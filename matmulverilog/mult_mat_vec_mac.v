==> flow/design.v <==
module mac #(
    parameter Nbits = 8
) (
    input clk,
    input reset,
    input [Nbits-1:0] multiplier,
    input [Nbits-1:0] multiplicand,
    output reg [2*Nbits-1:0] accumulator_out
);
    wire [2*Nbits-1:0] oprod, omux;
    mul #(
        .Nbits(Nbits)
    ) multi (
        .multiplier_u(multiplier),
        .multiplicand_u(multiplicand),
        .mult_out_u(oprod)
    );
    assign omux = reset ? 0 : accumulator_out;
    always @(posedge clk) begin
        accumulator_out <= omux + oprod;
    end
endmodule
module mul
    #(parameter Nbits = 8)
    (
    input [Nbits - 1:0] multiplier_u,
    input [Nbits - 1:0] multiplicand_u,
    output [2*Nbits-1:0] mult_out_u
    );
    assign mult_out_u = multiplier_u*multiplicand_u;
endmodule
module mult_mat_vec_mac #(
    parameter Mdata = 4,
    Ndata = 4,
    Nbits = 8
) (
    input [Mdata*Ndata*Nbits-1:0] M,
    input [Ndata*Nbits-1:0] X,
    input clk,
    input reset,
    output [Mdata*(2*Nbits)-1:0] out
);
    genvar i;
    for (i = 0; i < Mdata; i = i + 1) begin
        scalar_product_mac #(
            .Ndata(Ndata),
            .Nbits(Nbits)
        ) sp (
            .A(M[(i+1)*Ndata*Nbits-1:i*Ndata*Nbits]),
            .B(X[Ndata*Nbits-1:0]),
            .clk(clk),
            .reset(reset),
            .out(out[(i+1)*2*Nbits-1:i*2*Nbits])
        );
    end
endmodule
module scalar_product_mac #(
    parameter Ndata = 4,
    Nbits = 8
) (
    input [Nbits*Ndata-1:0] A,
    input [Nbits*Ndata-1:0] B,
    input clk,
    input reset,
    output reg [2*Nbits-1:0] out
);
    reg [Nbits*Ndata-1:0] A_reg, B_reg;
    reg [4:0] index;
    reg [Nbits-1:0] multiplier;
    reg [Nbits-1:0] multiplicand;
    wire [2*Nbits-1:0] mac_acc;
    mac #(.Nbits(Nbits)) mac_inst (
    .clk(clk),
    .reset(reset),
    .multiplier(multiplier),
    .multiplicand(multiplicand),
    .accumulator_out(mac_acc)
    );
    always @(posedge clk) begin
        if(reset) begin
            A_reg <= A;
            B_reg <= B;
            multiplier <= 0;
            multiplicand <=0;
            index <= 0;
        end else if (index <= Ndata) begin
            multiplier <= A_reg[Nbits-1:0];
            multiplicand <= B_reg[Nbits-1:0];
            A_reg <= A_reg >> Nbits;
            B_reg <= B_reg >> Nbits;
            index <= index +1;
        end else begin
            out <= mac_acc;
        end
    end
endmodule
From RTL to reports: mult_mat_vec_mac. What the tools print for mult_mat_vec_mac, step after step. Line numbers count from 1 in the design file above. The mark -- stands for no value.

Design top: mult_mat_vec_mac. Clock input: clk. Library: sky130hd. Corner: tt_025C_1v80.

After elaboration. Yosys after proc, flatten, opt, wreduce and memory -nomap, before mapping. Memory bits, and registers merged into a memory's read port (data or address), are not among the register bits. Print and check cells are not counted. Equal cells are merged and count once.

For multiply operators the number is 4. The figure for magnitude comparators is 4. For multiplexer cells the number is 20. The entry for reduce/logical cells reads 8. The entry for bitwise logic cells reads 5. Add/sub/neg operators: 8.

Operators with widths (number): 8-bit by 8-bit multiplier with 16-bit output (4); 32-bit two-way mux (16); 16-bit adder (4); 16-bit two-way mux (4); 5-bit by 1-bit adder with 5-bit output with constant B (4); 5-bit by 3-bit <= comparator with 1-bit output with constant B (4); 2-bit AND reduction (4); 2-bit nonzero test (4); 1-bit NOT (5).

The figure for output and inout port bits is 64. The figure for bits of input ports is 162. Under register bits stands 468. The figure for cells after elaboration is 77.

Longest topological paths. Longest topological path by Yosys (ltp), each cell counted once; first at word level (registers and memories cut), then after technology mapping (sequential cells cut; the memories' decode and read muxes count).

Depth after elaboration: 3. For ABC_AREA the number is 1. Under depth in mapped cells stands 22. Under mapped depth without buffers stands 19.

Mapped cells and area. Yosys stat after the flow's synthesis: flattened, memories mapped to cells. It holds for the ABC_AREA given above (unset counts as 0); a run with the other value may have another netlist. Totals and module areas in this step are rounded.

Chip area (Yosys): 0.02781 mm^2. Buffers: 131. The figure for cell count is 3178. Under flip-flops stands 468. The entry for sequential part of the area reads 0.01257 mm^2.

Cell types: sky130_fd_sc_hd__edfxtp_1 (number 320, area in all 9.61E+03 um^2); sky130_fd_sc_hd__nand2_1 (number 1096, area in all 4.11E+03 um^2); sky130_fd_sc_hd__fa_1 (number 200, area in all 4003.84 um^2); sky130_fd_sc_hd__dfxtp_1 (number 148, area in all 2.96E+03 um^2); sky130_fd_sc_hd__inv_1 (number 704, area in all 2.64E+03 um^2); sky130_fd_sc_hd__ha_1 (number 148, area in all 1.85E+03 um^2); sky130_fd_sc_hd__nor2_1 (number 192, area in all 720.691 um^2); sky130_fd_sc_hd__o21ai_0 (number 75, area in all 375.36 um^2); sky130_fd_sc_hd__clkbuf_1 (number 86, area in all 322.81 um^2); sky130_fd_sc_hd__nand3_1 (number 60, area in all 300.288 um^2); sky130_fd_sc_hd__a21oi_1 (number 40, area in all 200.192 um^2); sky130_fd_sc_hd__buf_2 (number 37, area in all 185.178 um^2); sky130_fd_sc_hd__xor2_1 (number 18, area in all 157.651 um^2); sky130_fd_sc_hd__xnor2_1 (number 12, area in all 105.101 um^2); sky130_fd_sc_hd__nand4_1 (number 16, area in all 100.096 um^2); sky130_fd_sc_hd__nand3b_1 (number 4, area in all 30.029 um^2); sky130_fd_sc_hd__o21bai_1 (number 4, area in all 30.029 um^2); sky130_fd_sc_hd__o21ai_2 (number 3, area in all 26.275 um^2).

Not listed: further types 6, cells in them 15.

Timing after synthesis. Path of least setup slack by OpenSTA after synthesis, without wires, with an ideal clock, recovery checks aside; 20% of the period is set as input and as output delay. Where synthesis merged equal registers, the netlist keeps one of their names.

Path kind: input -> register. Start point: input port reset. End point: register genblk1[2].sp.mac_inst.accumulator_out[9]. The figure for driving pins on the path is 18. The figure for data arrival time is 4.792 ns. Under delay of the path stands 3.712 ns. Under buffers on the path stands 3. The entry for period reads 6.0 ns. The figure for path slack is 1.088 ns. Under launch time at the first pin stands 1.200 ns. For synthesis period reached the number is 4.912 ns.

"delay of the path" = arrival - input delay + setup time. "driving pins on the path": output pins that drive a net of the path, with the launching flip-flop's if there is one; two outputs of one cell count as two. "synthesis period reached" is the clock period less the worst setup slack; recovery checks do not enter. This is arithmetic on one report: input and output delays are still those of the set period (20% each). Between the ends stands the longest chain of elaborated cells between them, by number of cells; it is not shown to be the way that was timed. Of several equally long chains one is given. Each line given opens the expression or statement behind the cell; cells for indexed reads and writes are added by Yosys, which also makes memories of some case tables.

Path through: sky130_fd_sc_hd__inv_2 > sky130_fd_sc_hd__buf_4 > sky130_fd_sc_hd__buf_2 > sky130_fd_sc_hd__buf_2 > sky130_fd_sc_hd__nand2_1 > sky130_fd_sc_hd__fa_1 > sky130_fd_sc_hd__inv_1 > sky130_fd_sc_hd__fa_1 > sky130_fd_sc_hd__inv_1 > sky130_fd_sc_hd__fa_1 > sky130_fd_sc_hd__fa_1 > sky130_fd_sc_hd__inv_1 > sky130_fd_sc_hd__ha_1 > sky130_fd_sc_hd__nand2_1 > sky130_fd_sc_hd__nand3_1 > sky130_fd_sc_hd__nand2_1 > sky130_fd_sc_hd__nand2_1 > sky130_fd_sc_hd__xor2_1. Under length of the longest elaborated chain stands 2.

RTL lines, path post-synthesis: from (decl) (line 40) `input reset,`; 16-bit two-way mux (line 18) `assign omux = reset ? 0 : accumulator_out;`; 16-bit adder (line 20) `accumulator_out <= omux + oprod;`; to (assign) (line 20); to (decl) (line 8) `output reg [2*Nbits-1:0] accumulator_out`.

Timing after layout. Path of least setup slack in the final report of entry A (OpenROAD, finished layout, wires in). Where an end is a register, its clock arrival counts in the times.

Path kind: input -> register. Start point: input port reset. End point: register genblk1[2].sp.mac_inst.accumulator_out[15]. The entry for period reads 6.47 ns. The figure for data arrival time is 5.41 ns. Under launch time at the first pin stands 1.29 ns. Under buffers on the path stands 1. The figure for driving pins on the path is 17. The figure for path slack is 1.54 ns.

Between the ends stands the longest chain of elaborated cells between them, by number of cells; it is not shown to be the way that was timed. Of several equally long chains one is given.

Path through: sky130_fd_sc_hd__buf_6 > sky130_fd_sc_hd__inv_8 > sky130_fd_sc_hd__nand2_1 > sky130_fd_sc_hd__fa_1 > sky130_fd_sc_hd__inv_1 > sky130_fd_sc_hd__fa_1 > sky130_fd_sc_hd__inv_1 > sky130_fd_sc_hd__fa_1 > sky130_fd_sc_hd__fa_1 > sky130_fd_sc_hd__inv_1 > sky130_fd_sc_hd__ha_1 > sky130_fd_sc_hd__nand2_1 > sky130_fd_sc_hd__nand3_1 > sky130_fd_sc_hd__nand2_1 > sky130_fd_sc_hd__nand3_1 > sky130_fd_sc_hd__nand2_1 > sky130_fd_sc_hd__nand2_1. Under length of the longest elaborated chain stands 2.

RTL lines, path post-layout: from (decl) (line 40) `input reset,`; 16-bit two-way mux (line 18) `assign omux = reset ? 0 : accumulator_out;`; 16-bit adder (line 20) `accumulator_out <= omux + oprod;`; to (assign) (line 20); to (decl) (line 8) `output reg [2*Nbits-1:0] accumulator_out`.

Memo
Re: implementation data of mult_mat_vec_mac

Flow measurements of mult_mat_vec_mac on sky130hd: 2 stored runs with different settings, listed in no order. Input and output delays are each 20% of the period that was set; the output load is 0.01 pF. "clock period achieved" = clock period - worst setup slack. The figure is calculated, with input and output delays left at 20% of the set period. "worst setup path time": the worst setup path's part of the clock period (all of it between registers, 20% less for each end at a port) less its slack. A launch clock that arrives late makes it longer, a capture clock that arrives late makes it shorter. "total power of the final layout" is the tool's figure for a default switching activity; nothing was simulated. Results are given in rounded form.

Files of entry A:
==> flow/run.sh <==
#!/bin/bash
# the make line also repeats the synthesis and layout settings of config.mk as NAME=value (left out here)
make -C /OpenROAD-flow-scripts/flow DESIGN_CONFIG=/design/flow/config.mk WORK_HOME=/design/flow/orfs CLKGATE_MAP_FILE= finish
==> flow/config.mk <==
export PLATFORM = sky130hd
export DESIGN_NAME = mult_mat_vec_mac
export DESIGN_NICKNAME = mult_mat_vec_mac
export VERILOG_FILES = /design/flow/design.v
export SDC_FILE = /design/flow/constraint.sdc
export NUM_CORES = 4
export LEC_CHECK = 0
export ABC_AREA = 1
export CAP_MARGIN = 20
export CORE_MARGIN = 2
export CORE_UTILIZATION = 59
export CTS_CLUSTER_SIZE = 98
export MAX_ROUTING_LAYER = met5
export PLACE_DENSITY_LB_ADDON = 0.0
export SETUP_SLACK_MARGIN = 0.12
export SLEW_MARGIN = 15
==> flow/constraint.sdc <==
create_clock -name core_clock -period 6.47 [get_ports {clk}]
set_input_delay 1.2940 -clock core_clock [delete_from_list [all_inputs] [get_ports {clk}]]
set_output_delay 1.2940 -clock core_clock [all_outputs]
set_load 0.01 [all_outputs]

Results of entry A. The worst setup path time is 3.63 ns. Critical path kind: input -> register. The total die area is 0.04888 mm^2. The measured post-route utilization is 0.689. The total negative slack comes to 0.000 ns. The clock period achieved stands at 4.927 ns. The worst hold slack after layout stands at 0.422 ns. For the total power of the final layout the run shows 0.008761 W. The measured standard-cell area of the final layout is 0.03209 mm^2. For the mapped cell area after synthesis the run shows 0.02781 mm^2. The measured setup slack of the worst path is 1.543 ns.

Files of entry B:
==> flow/run.sh <==
#!/bin/bash
# the make line also repeats the synthesis and layout settings of config.mk as NAME=value (left out here)
make -C /OpenROAD-flow-scripts/flow DESIGN_CONFIG=/design/flow/config.mk WORK_HOME=/design/flow/orfs CLKGATE_MAP_FILE= finish
==> flow/config.mk <==
export PLATFORM = sky130hd
export DESIGN_NAME = mult_mat_vec_mac
export DESIGN_NICKNAME = mult_mat_vec_mac
export VERILOG_FILES = /design/flow/design.v
export SDC_FILE = /design/flow/constraint.sdc
export NUM_CORES = 4
export LEC_CHECK = 0
export CAP_MARGIN = 20
export CORE_MARGIN = 2
export CORE_UTILIZATION = 42
export SLEW_MARGIN = 20
==> flow/constraint.sdc <==
create_clock -name core_clock -period 5.7 [get_ports {clk}]
set_input_delay 1.1400 -clock core_clock [delete_from_list [all_inputs] [get_ports {clk}]]
set_output_delay 1.1400 -clock core_clock [all_outputs]
set_load 0.01 [all_outputs]

Results of entry B. The worst hold slack after layout stands at 0.419 ns. The total negative slack comes to 0.000 ns. For the total power of the final layout the run shows 0.009915 W. The measured post-route utilization is 0.5. The worst setup path time is 3.61 ns. Critical path kind: input -> register. The total die area is 0.06552 mm^2. For the mapped cell area after synthesis the run shows 0.02667 mm^2. The clock period achieved stands at 4.752 ns. The measured setup slack of the worst path is 0.948 ns. The measured standard-cell area of the final layout is 0.0315 mm^2.
